==> flow/design.v <==
module UART (input logic clk,
             input logic i_TX_Data_Valid,
             input logic [7:0] i_TX_Byte,
             output logic o_RX_Data_Valid,
             output logic [7:0] o_RX_Byte,
             output logic o_TX_Done);
  wire w_TX_Active, w_UART_Line;
  wire w_TX_Serial, w_RX_DV;
  wire [7:0] w_RX_Byte;
  parameter c_CLOCK_PERIOD_NS = 40;
  parameter c_CLOCKS_PER_BIT  = 217;
  parameter c_BIT_PERIOD      = 8600;
  UART_RX #(.CLOCKS_PER_BIT(c_CLOCKS_PER_BIT)) UART_Receiver
    (.clk(clk),
     .i_RX_Serial(w_UART_Line),
     .o_RX_Data_Valid(o_RX_Data_Valid),
     .o_RX_Byte(o_RX_Byte)
     );
  UART_TX #(.CLOCKS_PER_BIT(c_CLOCKS_PER_BIT)) UART_Transmitter
    (.clk(clk),
     .i_TX_Data_Valid(i_TX_Data_Valid),
     .i_TX_Byte(i_TX_Byte),
     .o_TX_Active(w_TX_Active),
     .o_TX_Serial(w_TX_Serial),
     .o_TX_Done(o_TX_Done)
     );
  assign w_UART_Line = w_TX_Active ? w_TX_Serial : 1'b1;
endmodule: UART 
module UART_RX
  #(parameter CLOCKS_PER_BIT = 217)
  (
   input  logic  clk,
   input  logic  i_RX_Serial,
   output logic  o_RX_Data_Valid,
   output logic  [7:0] o_RX_Byte
   );
  enum bit [2:0] { IDLE = 3'b000,
                   RX_START_BIT = 3'b001,
		               RX_DATA_BITS = 3'b010,
	                 RX_STOP_BIT = 3'b011,
		               CLEANUP = 3'b100 } state;
  logic [7:0] reg_Clock_Count = 0;
  logic [2:0] reg_Bit_Index   = 0; 
  logic [7:0] reg_RX_Byte     = 0;
  logic       reg_RX_DV       = 0;
  always @(posedge clk)
  begin
    case (state)
      IDLE :
        begin
          reg_RX_DV       <= 1'b0;
          reg_Clock_Count <= 0;
          reg_Bit_Index   <= 0;
          if (i_RX_Serial == 1'b0)          
            state <= RX_START_BIT;
          else
            state <= IDLE;
        end
      RX_START_BIT :
        begin
          if (reg_Clock_Count == (CLOCKS_PER_BIT-1)/2)
          begin
            if (i_RX_Serial == 1'b0)
            begin
              reg_Clock_Count <= 0;   
              state     <= RX_DATA_BITS;
            end
            else
              state <= IDLE;
          end
          else
          begin
            reg_Clock_Count <= reg_Clock_Count + 1;
            state     <= RX_START_BIT;
          end
        end  
      RX_DATA_BITS :
        begin
          if (reg_Clock_Count < CLOCKS_PER_BIT-1)
          begin
            reg_Clock_Count <= reg_Clock_Count + 1;
            state     <= RX_DATA_BITS;
          end
          else
          begin
            reg_Clock_Count          <= 0;
            reg_RX_Byte[reg_Bit_Index] <= i_RX_Serial;
            if (reg_Bit_Index < 7)
            begin
              reg_Bit_Index <= reg_Bit_Index + 1;
              state   <= RX_DATA_BITS;
            end
            else
            begin
              reg_Bit_Index <= 0;
              state   <= RX_STOP_BIT;
            end
          end
        end  
      RX_STOP_BIT :
        begin
          if (reg_Clock_Count < CLOCKS_PER_BIT-1)
          begin
            reg_Clock_Count <= reg_Clock_Count + 1;
     	    state     <= RX_STOP_BIT;
          end
          else
          begin
       	    reg_RX_DV       <= 1'b1;
            reg_Clock_Count <= 0;
            state     <= CLEANUP;
          end
        end  
      CLEANUP :
        begin
          state <= IDLE;
          reg_RX_DV   <= 1'b0;
        end
      default :
        state <= IDLE;
    endcase
  end    
  assign o_RX_Data_Valid   = reg_RX_DV;
  assign o_RX_Byte = reg_RX_Byte;
endmodule  
module UART_TX 
  #(parameter CLOCKS_PER_BIT = 217)
  (
   input logic      clk,
   input logic      i_TX_Data_Valid,
   input logic [7:0] i_TX_Byte, 
   output logic     o_TX_Active,
   output logic  o_TX_Serial,
   output logic     o_TX_Done
   );
  enum bit [2:0] { IDLE = 3'b000,
                   TX_START_BIT = 3'b001,
		           TX_DATA_BITS = 3'b010,
	               TX_STOP_BIT = 3'b011,
		           CLEANUP = 3'b100 } state;
  logic [7:0] reg_Clock_Count = 0;
  logic [2:0] reg_Bit_Index   = 0;
  logic [7:0] reg_TX_Data     = 0;
  logic       reg_TX_Done     = 0;
  logic       reg_TX_Active   = 0;
  always @(posedge clk)
  begin
    case (state)
          IDLE :
        begin
          o_TX_Serial   <= 1'b1;         
          reg_TX_Done     <= 1'b0;
          reg_Clock_Count <= 0;
          reg_Bit_Index   <= 0;
          if (i_TX_Data_Valid == 1'b1)
          begin
            reg_TX_Active <= 1'b1;
            reg_TX_Data   <= i_TX_Byte;
            state   <=     TX_START_BIT;
          end
          else
            state <= IDLE;
        end  
      TX_START_BIT :
        begin
          o_TX_Serial <= 1'b0;
          if (reg_Clock_Count < CLOCKS_PER_BIT-1)
          begin
            reg_Clock_Count <= reg_Clock_Count + 1;
            state         <= TX_START_BIT;
          end
          else
          begin
            reg_Clock_Count <= 0;
            state         <= TX_DATA_BITS;
          end
        end  
      TX_DATA_BITS :
        begin
          o_TX_Serial <= reg_TX_Data[reg_Bit_Index];
          if (reg_Clock_Count < CLOCKS_PER_BIT-1)
          begin
            reg_Clock_Count <= reg_Clock_Count + 1;
            state         <= TX_DATA_BITS;
          end
          else
          begin
            reg_Clock_Count <= 0;
            if (reg_Bit_Index < 7)
            begin
              reg_Bit_Index <= reg_Bit_Index + 1;
              state   <=     TX_DATA_BITS;
            end
            else
            begin
              reg_Bit_Index <= 0;
              state   <=     TX_STOP_BIT;
            end
          end 
        end  
      TX_STOP_BIT :
        begin
          o_TX_Serial <= 1'b1;
          if (reg_Clock_Count < CLOCKS_PER_BIT-1)
          begin
            reg_Clock_Count <= reg_Clock_Count + 1;
            state         <= TX_STOP_BIT;
          end
          else
          begin
            reg_TX_Done     <= 1'b1;
            reg_Clock_Count <= 0;
            state         <= CLEANUP;
            reg_TX_Active   <= 1'b0;
          end 
        end  
      CLEANUP :
        begin
          reg_TX_Done <= 1'b1;
          state <= IDLE;
        end
      default :
      begin
        state <= IDLE;
      end
    endcase
  end
  assign o_TX_Active = reg_TX_Active;
  assign o_TX_Done   = reg_TX_Done;
endmodule
# Reports on UART
# Tool output for the design above, in the order of the flow.
# Line numbers count from 1 in the design file above.
# Operators: Yosys type, input widths -> output width; for muxes data width and select width s.
# Cell names lack the library's common part.
# Not given: n/a
[setup]
top_module = "UART"
clock_port = "clk"
library = "sky130hd"
pvt_corner = "tt_025C_1v80"

# Elaborated design
# Source: Yosys, flattened and elaborated, memories not mapped. Widths are those after wreduce. Registers that Yosys merges into a memory's read port (data or address) are not register bits. Print and check cells do not count.
[word_totals]
word_cells = 99
register_bits = 48
[classes]
equal = 15
muxes = 34
n_cmp = 4
add_sub_neg = 5
bitwise = 4
shift = 3
reduce_and_logical = 22
[op_table]
columns = ["cell", "count"]
rows = [
  ["$mux 8", 4],
  ["$mux 3", 9],
  ["$pmux 8 s3", 1],
  ["$pmux 3 s4", 2],
  ["$add 8x1->8 const B", 2],
  ["$lt 8x8->1 const B", 2],
  ["$pmux 8 s2", 1],
  ["$reduce_and 2->1", 7],
  ["$eq 3x2->1 const B", 4],
  ["$pmux 3 s2", 2],
  ["$ne 2x2->1 const B", 5],
  ["$mux 1", 9],
  ["$shift 1x4->8", 1],
  ["$shift 1x4->8 const A", 1],
  ["$reduce_bool 2->1", 4],
  ["$reduce_bool 4->1", 2],
  ["$shiftx 8x3->1", 1],
  ["$eq 8x7->1 const B", 1],
  ["$and 8x8->8", 1],
  ["$or 8x8->8", 1],
  ["$not 8->8", 1],
  ["$reduce_or 2->1", 3],
  ["$add 3x1->3 const B", 2],
  ["$eq 3x1->1 const B", 2],
  ["$lt 3x3->1 const B", 2],
  ["$eq 3x3->1 const B", 2],
  ["$logic_not 3->1", 2],
  ["$reduce_bool 3->1", 2],
]
# Not listed: further kinds 8, cells in them 11.

# Depth
# Depth = most cells in a row (Yosys ltp): at word level without a register or memory, in the mapped netlist without a sequential cell, where the memories' decode and read muxes count.
[depth]
depth_word = 5
ABC_AREA = 0
depth_mapped = 7
mapped_depth_nobuf = 6

# Netlist
# Source: synth_stat.txt of the flow (Yosys; design flattened, memories mapped). It holds for the ABC_AREA given above (unset counts as 0); a run with the other value may have another netlist.
[by_type]
columns = ["cell", "count"]
rows = [
  ["edfxtp_1", 42],
  ["dfxtp_1", 6],
  ["ha_1", 8],
  ["nor2_1", 23],
  ["nand2_1", 19],
  ["xnor2_1", 8],
  ["xor2_1", 7],
  ["nor3_1", 12],
  ["nand3_1", 11],
  ["inv_1", 13],
  ["mux2_2", 4],
  ["mux4_2", 2],
  ["o21ai_0", 6],
  ["and3_1", 4],
  ["nand2b_1", 4],
  ["mux2i_4", 1],
  ["o211ai_4", 1],
  ["nor4_1", 3],
]
# Other cell types: 17; their cells: 29.
[mapped]
synth_area_um2 = 2364.8
ffs = 48
mapped_cells = 203
sequential_area_um2 = 1381.3
n_buf = 5
# The figures by module come from a second, unflattened synthesis with its own total; it is not the netlist above.
[unflattened]
cells_unflattened = 210
area_unflattened_um2 = 2481.1
# Each row is one instance without its submodules.
[by_module]
columns = ["module", "n_inst", "area_um2", "cells"]
rows = [
  ["UART_RX (CLOCKS_PER_BIT=217)", 1, 1312.5, 119],
  ["UART_TX (CLOCKS_PER_BIT=217)", 1, 1162.4, 90],
  ["UART", 1, 6.3, 1],
]

# Path before layout
# OpenSTA on the mapped netlist: ideal clock, no wires. The path of least setup slack (recovery checks aside). Input and output delay are each 20% of the period. Register names are those of the netlist, which keeps one name where synthesis merged equal registers.
[synth_path]
kind = "reg-to-reg"
start = "reg UART_Receiver.reg_Bit_Index[0]"
end = "reg UART_Receiver.reg_RX_Byte[4]"
delay_ns = 1.860
required_time_ns = 2.180
t_arrival_ns = 1.600
driving_pins = 7
setup_slack_ns = 0.580
path_buffers = 1
period_ns = 2.44
setup_time_ns = 0.260
period_less_setup_slack_ns = 1.86
# "delay_ns" is the arrival time less input delay plus setup time.
# "driving_pins" counts driving pins, that of a launching flip-flop among them; a cell with two outputs on the path counts twice.
# "period_less_setup_slack_ns" is the clock period less the worst setup slack; recovery checks do not enter. This is arithmetic on one report: input and output delays are still those of the set period (20% each).
# The rows between start and end are the longest chain of elaborated cells between them; the timing report does not say that the signal goes this way. Where chains are equally long, one stands for them.
# A line is the first line of the expression or statement that the cell stems from. Yosys adds cells for indexed reads and writes and turns some case tables into memories.
# A register here has more assigning lines than the two given.
[synth_between]
path_cell_list = "edfxtp_1 buf_4 inv_1 ha_1 xor2_1 nor4_1 mux2_2"
elab_chain_len = 5
cone_cells = 6
cone_lines = 1
[synth_rtl]
columns = ["element", "line", "rtl"]
rows = [
  ["start, declared", 43, "logic [2:0] reg_Bit_Index   = 0;"],
  ["start, assigned", 53, "reg_Bit_Index   <= 0;"],
  ["start, assigned", 90, "reg_Bit_Index <= reg_Bit_Index + 1;"],
  ["$neg 3->4", 87, "reg_RX_Byte[reg_Bit_Index] <= i_RX_Serial;"],
  ["$shift 1x4->8", 87, ""],
  ["$not 8->8", 87, ""],
  ["$and 8x8->8", 87, ""],
  ["$or 8x8->8", 87, ""],
  ["end, assigned", 87, ""],
  ["end, declared", 44, "logic [7:0] reg_RX_Byte     = 0;"],
]

# Worst path after layout
# From the final timing report of entry A: the path of least setup slack in the routed layout; clock arrival at registers is part of the times.
[layout_path]
kind = "reg-to-reg"
start = "reg UART_Receiver.state[1]"
end = "reg UART_Receiver.reg_RX_Byte[4]"
driving_pins = 4
period_ns = 2.32
setup_slack_ns = 0.22
setup_time_ns = 0.36
required_time_ns = 2.26
t_arrival_ns = 2.04
path_buffers = 0
# The rows between start and end are the longest chain of elaborated cells between them; the timing report does not say that the signal goes this way. Where chains are equally long, one stands for them.
# A register here has more assigning lines than the two given.
[layout_between]
path_cell_list = "dfxtp_1 inv_1 or3_1 nor2_1"
elab_chain_len = 2
cone_cells = 2
cone_lines = 1
[layout_rtl]
columns = ["element", "line", "rtl"]
rows = [
  ["start, declared", 41, "CLEANUP = 3'b100 } state;"],
  ["start, assigned", 55, "state <= RX_START_BIT;"],
  ["start, assigned", 57, "state <= IDLE;"],
  ["$eq 3x2->1", 48, "case (state)"],
  ["$reduce_and 2->1", "n/a", ""],
  ["end, assigned", 87, "reg_RX_Byte[reg_Bit_Index] <= i_RX_Serial;"],
  ["end, declared", 44, "logic [7:0] reg_RX_Byte     = 0;"],
]

FLOW RESULTS
============

Record of 2 stored runs of the RTL-to-layout flow on UART, platform sky130hd. The runs are unordered. Constraints: input delay and output delay 20% of the set period each, output load 0.01 pF.
By "period_less_ws_ns" is meant the clock period of the run minus its worst setup slack. This is arithmetic on one report: input and output delays are still those of the set period (20% each).
By "worst_path_allowed_less_slack_ns" is meant the share of the clock period that the worst setup path is allowed (20% is reserved at inputs, 20% at outputs), minus its slack. Clock arrival times at its registers enter into it.
"power_total_w" rests on the timing tool's default activity at the inputs, not on a simulated workload.

# entry A
==> flow/run.sh <==
#!/bin/bash
# the make line also repeats the synthesis and layout settings of config.mk as NAME=value (left out here)
make -C /OpenROAD-flow-scripts/flow DESIGN_CONFIG=/design/flow/config.mk WORK_HOME=/design/flow/orfs CLKGATE_MAP_FILE= finish
==> flow/config.mk <==
export PLATFORM = sky130hd
export DESIGN_NAME = UART
export DESIGN_NICKNAME = UART
export VERILOG_FILES = /design/flow/design.v
export SDC_FILE = /design/flow/constraint.sdc
export NUM_CORES = 4
export LEC_CHECK = 0
export CAP_MARGIN = 20
export CELL_PAD_IN_SITES_DETAIL_PLACEMENT = 2
export CORE_ASPECT_RATIO = 1.58
export CORE_MARGIN = 2
export CORE_UTILIZATION = 33
export CTS_CLUSTER_SIZE = 87
export GPL_TIMING_DRIVEN = 0
export PLACE_DENSITY_LB_ADDON = 0.04
export SLEW_MARGIN = 30
export TNS_END_PERCENT = 75
==> flow/constraint.sdc <==
create_clock -name core_clock -period 2.32 [get_ports {clk}]
set_input_delay 0.4640 -clock core_clock [delete_from_list [all_inputs] [get_ports {clk}]]
set_output_delay 0.4640 -clock core_clock [all_outputs]
set_load 0.01 [all_outputs]

==> entry A: results <==
period_less_ws_ns=2.098
post_route_stdcell_area_um2=2743.9
timing.setup.ws_ns=0.222
total_negative_slack_ns=0.000
layout_utilization_pct=39.8
worst_path_allowed_less_slack_ns=2.10
timing.worst_path_kind="reg-to-reg"
timing.hold.ws_ns=0.520
power_total_w=0.002057
post_synth_area_um2=2364.8
design.die.area_um2=7876.8

# entry B
==> flow/run.sh <==
#!/bin/bash
# the make line also repeats the synthesis and layout settings of config.mk as NAME=value (left out here)
make -C /OpenROAD-flow-scripts/flow DESIGN_CONFIG=/design/flow/config.mk WORK_HOME=/design/flow/orfs CLKGATE_MAP_FILE= finish
==> flow/config.mk <==
export PLATFORM = sky130hd
export DESIGN_NAME = UART
export DESIGN_NICKNAME = UART
export VERILOG_FILES = /design/flow/design.v
export SDC_FILE = /design/flow/constraint.sdc
export NUM_CORES = 4
export LEC_CHECK = 0
export CAP_MARGIN = 20
export CORE_MARGIN = 2
export CORE_UTILIZATION = 23
export SLEW_MARGIN = 20
==> flow/constraint.sdc <==
create_clock -name core_clock -period 2.09 [get_ports {clk}]
set_input_delay 0.4180 -clock core_clock [delete_from_list [all_inputs] [get_ports {clk}]]
set_output_delay 0.4180 -clock core_clock [all_outputs]
set_load 0.01 [all_outputs]

==> entry B: results <==
period_less_ws_ns=1.809
post_route_stdcell_area_um2=2852.7
timing.setup.ws_ns=0.281
total_negative_slack_ns=0.000
layout_utilization_pct=28.1
worst_path_allowed_less_slack_ns=1.81
timing.worst_path_kind="reg-to-reg"
timing.hold.ws_ns=0.525
power_total_w=0.002262
post_synth_area_um2=2364.8
design.die.area_um2=11109.2
